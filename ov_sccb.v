==> flow/design.v <==
module ov_sccb (
        input clk,                
        input reset,              
        input [11:0] clk_div,     
        inout  sio_d,             
        output sio_c,             
        output reg sccb_e,        
        output reg pwdn,          
        input [7:0] addr,         
        input [7:0] subaddr,      
        input [7:0] w_data,       
        output reg [7:0] r_data,  
        input start,
        output done,
        output reg busy
    );
    reg cycle;
    wire write;
    wire read;
    reg sio_oe;
    reg sio_d_reg;
    reg [3:0] bit_cnt;   
    reg [11:0] clk_count;
    reg sccb_clk;
    (* syn_encoding = "safe" *)
    reg [2:0] state;
    parameter s_idle    = 0,
              s_addr    = 1,
              s_subaddr = 2,
              s_read    = 3,
              s_write   = 4;
    assign write = addr[0] == 1'b0 ? 1'b1 : 1'b0;
    assign read = ~write;
    assign sio_d = sio_oe == 1'b0 ? sio_d_reg : 1'b0;
    assign sio_c = sccb_e == 1'b1 ? 1'b1 : sccb_clk;
    assign done = ~busy || (state == s_idle ? 1'b1 : 1'b0);
    reg s_reset;
    always @ (posedge clk) begin
        if (~reset) begin
            state <= s_idle;
            sccb_clk <= 1'b0;
            clk_count <= 11'd0;
            busy      <= 1'b0;
            cycle     <= 1'b0;
            sio_oe    <= 1'b1;
            pwdn      <= 1'b1;
            sccb_e    <= 1'b1;
            sio_d_reg <= 1'bz;
            bit_cnt   <= 4'd0;
            r_data <= 8'bz;
        end
        else begin
            if (state == s_idle) begin
                busy      <= 1'b0;
                pwdn      <= 1'b0;
                sccb_e    <= 1'b1;
                sio_d_reg <= 1'b1;
                sio_oe    <= 1'b1;
                bit_cnt   <= 4'd0;
                cycle     <= 1'b0;
                state     <= start ? s_addr : s_idle;
            end
            else begin
                if (clk_count == clk_div) begin
                    clk_count <= 11'd0;
                    sccb_clk  <= ~sccb_clk; 
                    case (state)
                        s_addr: begin
                            busy   <= 1'b1;
                            sccb_e <= 1'b0;
                            if (bit_cnt < 4'd8) begin
                                sio_oe <= 1'b0;
                                sio_d_reg <= addr[7 - bit_cnt];
                                bit_cnt <= bit_cnt + 1'b1;
                            end
                            else begin
                                sio_oe <= 1'b1;
                                sio_d_reg <= 1'b0;
                                bit_cnt <= 4'd0;
                                state <= (read && cycle) ? s_read : s_subaddr;
                            end
                        end
                        s_subaddr: begin
                            busy   <= 1'b1;
                            if (bit_cnt < 4'd8) begin
                                sio_oe <= 1'b0;
                                sio_d_reg <= w_data[7 - bit_cnt];
                                bit_cnt <= bit_cnt + 1'b1;
                            end
                            else begin
                                sio_oe <= 1'b1;
                                sio_d_reg <= 1'b0;
                                bit_cnt <= 4'd0;
                                cycle <= read ? 1'b1 : 1'b0;
                                state <= read ? s_addr : s_write;
                            end
                        end
                        s_read: begin
                            busy   <= 1'b1;
                            if (bit_cnt < 4'd8) begin
                                sio_oe <= 1'b0;
                                r_data[7 - bit_cnt] <= sio_d;
                                bit_cnt <= bit_cnt + 1'b1;
                            end
                            else begin
                                sio_oe <= 1'b1;
                                sio_d_reg <= 1'b1;
                                bit_cnt <= 4'd0;
                                state <= s_idle;
                            end
                        end
                        s_write: begin
                            busy   <= 1'b1;
                            if (bit_cnt < 4'd8) begin
                                sio_oe <= 1'b0;
                                sio_d_reg <= w_data[7 - bit_cnt];
                                bit_cnt <= bit_cnt + 1'b1;
                            end
                         else begin
                             bit_cnt <= 4'd0;
                             state <= s_idle;
                         end
                        end
                    endcase
                end
                else begin
                    clk_count <= clk_count + 1'b1;
                end
            end
        end
    end
endmodule
* Reports on ov_sccb
Tool output for the design above, in the order of the flow.
Lines are those of the file above, counted from 1.
Cell names lack the library's common part.
Not given: -
- Top module :: ov_sccb
- Clock input :: clk
- Library :: sky130hd
- Corner :: tt_025C_1v80

* Elaborated design
Source: Yosys, flattened and elaborated, memories not mapped. Widths are those after wreduce. Registers that Yosys merges into a memory's read port (data or address) are not register bits. Print and check cells do not count.
- Bits in registers :: 34
- Output and inout bits :: 14
- Order comparisons :: 1
- Reductions and logical operators :: 19
- Add/sub/neg operators :: 4
- Eq/ne operators :: 17
- Bitwise logic cells :: 8
- Multiplexer cells :: 32
- Shift-type cells :: 4
** Operators with widths (number)
- 8-bit 2-to-1 mux :: 5
- 1-bit by 33-bit variable shift with 8-bit output :: 1
- 1-bit by 33-bit variable shift with 8-bit output with constant A :: 1
- 32-bit negator with 33-bit output :: 1
- 3-bit 2-to-1 mux :: 6
- 8-bit by 5-bit variable part select with 1-bit output :: 2
- 1-bit 2-to-1 mux :: 15
- 12-bit by 1-bit adder with 12-bit output with constant B :: 1
- 12-bit equality test :: 1
- 4-bit != test with constant B :: 3
- 12-bit 2-to-1 mux :: 1
- 3-bit case mux with 3-bit select :: 1
- 2-bit AND reduction :: 4
- 4-bit AND reduction :: 2
- 8-bit bitwise AND :: 1
- 8-bit bitwise OR :: 1
- 8-bit inverter :: 1
- 4-bit 2-to-1 mux :: 2
- 2-bit by 1-bit != test with 1-bit output with constant B :: 3
- 3-bit by 2-bit equality test with 1-bit output with constant B :: 2
- 3-bit != test with constant B :: 2
- 3-bit AND reduction :: 2
- 6-bit by 1-bit != test with 1-bit output with constant B :: 1
- 1-bit inverter :: 5
- 3-bit by 4-bit subtractor with 5-bit output with constant A :: 1
- 5-bit AND reduction :: 1
- 5-bit nonzero test :: 1
- 2-bit != test with constant B :: 2
Other operator kinds: 15; their cells: 16.

* Longest topological paths
Yosys ltp: most cells in a row. Word level: on the elaborated netlist, between registers, memories and ports. Mapped: between sequential cells and ports; inverters and the memories' decode and read muxes count.
- Depth in word-level cells :: 11
- ABC_AREA :: 0
- Gate-level depth with buffers :: 10
- Depth with buffers taken out :: 9

* Mapped cells and area
Source: synth_stat.txt of the flow (Yosys; design flattened, memories mapped). It holds for the ABC_AREA given above (unset counts as 0); a run with the other value may have another netlist.
Totals and module areas in this step are rounded.
** Cell types
- dfxtp_1 :: number 27, total area 540.518 um2
- edfxtp_1 :: number 9, total area 270.259 um2
- xnor2_1 :: number 16, total area 140.134 um2
- mux4_1 :: number 4, total area 105.101 um2
- ha_1 :: number 8, total area 100.096 um2
- nand2_1 :: number 25, total area 93.84 um2
- nand3_1 :: number 17, total area 85.082 um2
- nor2_1 :: number 21, total area 78.826 um2
- mux2_2 :: number 5, total area 56.304 um2
- nand4_1 :: number 9, total area 56.304 um2
- mux2i_1 :: number 4, total area 40.038 um2
- o21ai_0 :: number 8, total area 40.038 um2
- and3_1 :: number 6, total area 37.536 um2
- nor3_1 :: number 7, total area 35.034 um2
- xor2_1 :: number 4, total area 35.034 um2
- a21oi_1 :: number 6, total area 30.029 um2
- clkbuf_1 :: number 8, total area 30.029 um2
- nand3b_1 :: number 4, total area 30.029 um2
Other cell types: 21; their cells: 39.
- Sequential part of the area :: 811 um2
- Buffer cells :: 9
- Mapped cells :: 227
- Mapped flip-flops :: 36
- Cell area after synthesis :: 2080 um2

* Worst setup path after synthesis
Path of least setup slack by OpenSTA after synthesis, without wires, with an ideal clock, recovery checks aside; 20% of the period is set as input and as output delay. Where synthesis merged equal registers, the netlist keeps one of their names.
- Path type :: input -> register
- Start point :: input port clk_div[11]
- End point :: register r_data[0]
- Delay of the path :: 2052 ps
- Clock period :: 2690 ps
- Path slack :: 100 ps
- Buffers on the path :: 2
- Library setup time :: 387 ps
- Data arrival time :: 2203 ps
- External input delay :: 538 ps
- Stages :: 6
- Synthesis period reached :: 2590 ps
"delay of the path" = arrival - input delay + setup time.
"stages" counts driving pins, that of a launching flip-flop among them; a cell with two outputs on the path counts twice.
"synthesis period reached" = period - worst setup slack (recovery checks aside). The figure is calculated, with input and output delays left at 20% of the set period.
Between the ends stands the longest chain of elaborated cells between them, by number of cells; it is not shown to be the way that was timed. Of several equally long chains one is given.
Each line given opens the expression or statement behind the cell; cells for indexed reads and writes are added by Yosys, which also makes memories of some case tables.
Lines with a computed index may be missing from the assigning lines.
Only ways into the end's enable, where the timed path ends, are counted here.
- Cell sequence :: xnor2_1 -> nand4_1 -> or3_1 -> clkbuf_1 -> clkbuf_1 -> o31ai_1
- Cells in the longest elaborated chain :: 3
** Ends and longest elaborated chain, after synthesis
- from (decl) :: RTL line 4 : input [11:0] clk_div,
- 12-bit equality test :: RTL line 64 : if (clk_count == clk_div) begin
- 2-bit by 1-bit != test with 1-bit output
- 4-bit AND reduction
- to (assign) :: RTL line 50 : r_data <= 8'bz;
- to (decl) :: RTL line 12 : output reg [7:0] r_data,

* Path in the finished layout
Path of least setup slack in the final report of flow run 1 (OpenROAD, finished layout, wires in). Where an end is a register, its clock arrival counts in the times.
The report prints the path's times to 10 ps; the period is as set.
- Path type :: register -> register
- Start point :: register bit_cnt[3]
- End point :: register r_data[0]
- Data arrival time :: 3000 ps
- Buffers on the path :: 0
- Clock period :: 4520 ps
- Library setup time :: 240 ps
- Path slack :: 1560 ps
- Stages :: 9
Between the ends stands the longest chain of elaborated cells between them, by number of cells; it is not shown to be the way that was timed. Of several equally long chains one is given.
A register here has more assigning lines than the two given.
Lines with a computed index may be missing from the assigning lines.
The path ends at the data pin of a flip-flop with enable; ways to the enable are not counted.
- Cell sequence :: dfxtp_1 -> inv_1 -> nand3_1 -> ha_1 -> nor4bb_1 -> nor2_1 -> nor3_1 -> nand4_1 -> mux2_2
- Cells in the longest elaborated chain :: 11
** Ends and longest elaborated chain, after layout
- from (decl) :: RTL line 22 : reg [3:0] bit_cnt;
- from (assign) :: RTL line 74 : bit_cnt <= bit_cnt + 1'b1;
- from (assign) :: RTL line 88 : bit_cnt <= bit_cnt + 1'b1;
- 3-bit by 4-bit subtractor with 5-bit output :: RTL line 102 : r_data[7 - bit_cnt] <= sio_d;
- 32-bit negator with 33-bit output :: RTL line 102
- 1-bit by 33-bit variable shift with 8-bit output :: RTL line 102
- 8-bit inverter :: RTL line 102
- 8-bit bitwise AND :: RTL line 102
- 8-bit bitwise OR :: RTL line 102
- 8-bit 2-to-1 mux :: RTL line 100 : if (bit_cnt < 4'd8) begin
- 8-bit 2-to-1 mux :: RTL line 67 : case (state)
- 8-bit 2-to-1 mux :: RTL line 64 : if (clk_count == clk_div) begin
- 8-bit 2-to-1 mux :: RTL line 53 : if (state == s_idle) begin
- 8-bit 2-to-1 mux :: RTL line 39 : if (~reset) begin
- to (assign) :: RTL line 50 : r_data <= 8'bz;
- to (decl) :: RTL line 12 : output reg [7:0] r_data,

## Implementation results

Design ov_sccb on sky130hd. What follows are 2 stored runs of the flow, each under its own settings; their order means nothing. The constraints put input and output delay at 20% of the set period each and load the outputs with 0.01 pF.
"achieved clock period": clock period set for the run, less the worst setup slack. It is reckoned from that one timing run; input and output delays stay at 20% of the period that was set.
By "critical setup path time" is meant the share of the clock period that the worst setup path is allowed (20% is reserved at inputs, 20% at outputs), minus its slack. Clock arrival times at its registers enter into it.
"total power after layout" is the tool's figure for a default switching activity; nothing was simulated.
"critical setup path time" is known to 10 ps.
Measured values are rounded.

* Flow run 1
** Files
==> flow/run.sh <==
#!/bin/bash
# the make line also repeats the synthesis and layout settings of config.mk as NAME=value (left out here)
make -C /OpenROAD-flow-scripts/flow DESIGN_CONFIG=/design/flow/config.mk WORK_HOME=/design/flow/orfs CLKGATE_MAP_FILE= finish
==> flow/config.mk <==
export PLATFORM = sky130hd
export DESIGN_NAME = ov_sccb
export DESIGN_NICKNAME = ov_sccb
export VERILOG_FILES = /design/flow/design.v
export SDC_FILE = /design/flow/constraint.sdc
export NUM_CORES = 4
export LEC_CHECK = 0
export CAP_MARGIN = 20
export CORE_MARGIN = 2
export CORE_UTILIZATION = 47
export CTS_CLUSTER_SIZE = 73
export PLACE_DENSITY_LB_ADDON = 0.1
export SLEW_MARGIN = 20
export TNS_END_PERCENT = 40
==> flow/constraint.sdc <==
create_clock -name core_clock -period 4.52 [get_ports {clk}]
set_input_delay 0.9040 -clock core_clock [delete_from_list [all_inputs] [get_ports {clk}]]
set_output_delay 0.9040 -clock core_clock [all_outputs]
set_load 0.01 [all_outputs]
** Results
- Setup total negative slack :: 0 ps
- Standard-cell area after layout :: 2640 um2
- Worst setup slack after layout :: 1560 ps
- Total power after layout :: 636 uW
- Post-route worst hold slack :: 460 ps
- Critical setup path time :: 2960 ps
- Critical path type :: register -> register
- Chip area in the Yosys report :: 2080 um2
- Achieved clock period :: 2962 ps
- Total die area :: 4980 um2

* Flow run 2
** Files
==> flow/run.sh <==
#!/bin/bash
# the make line also repeats the synthesis and layout settings of config.mk as NAME=value (left out here)
make -C /OpenROAD-flow-scripts/flow DESIGN_CONFIG=/design/flow/config.mk WORK_HOME=/design/flow/orfs CLKGATE_MAP_FILE= finish
==> flow/config.mk <==
export PLATFORM = sky130hd
export DESIGN_NAME = ov_sccb
export DESIGN_NICKNAME = ov_sccb
export VERILOG_FILES = /design/flow/design.v
export SDC_FILE = /design/flow/constraint.sdc
export NUM_CORES = 4
export LEC_CHECK = 0
export CAP_MARGIN = 20
export CORE_MARGIN = 2
export CORE_UTILIZATION = 40
export SLEW_MARGIN = 20
==> flow/constraint.sdc <==
create_clock -name core_clock -period 1.5 [get_ports {clk}]
set_input_delay 0.3000 -clock core_clock [delete_from_list [all_inputs] [get_ports {clk}]]
set_output_delay 0.3000 -clock core_clock [all_outputs]
set_load 0.01 [all_outputs]
** Results
- Standard-cell area after layout :: 3610 um2
- Total die area :: 5800 um2
- Chip area in the Yosys report :: 2080 um2
- Total power after layout :: 2010 uW
- Achieved clock period :: 2120 ps
- Critical setup path time :: 2120 ps
- Critical path type :: register -> register
- Worst setup slack after layout :: -620 ps
- Post-route worst hold slack :: 229 ps
- Setup total negative slack :: -9610 ps
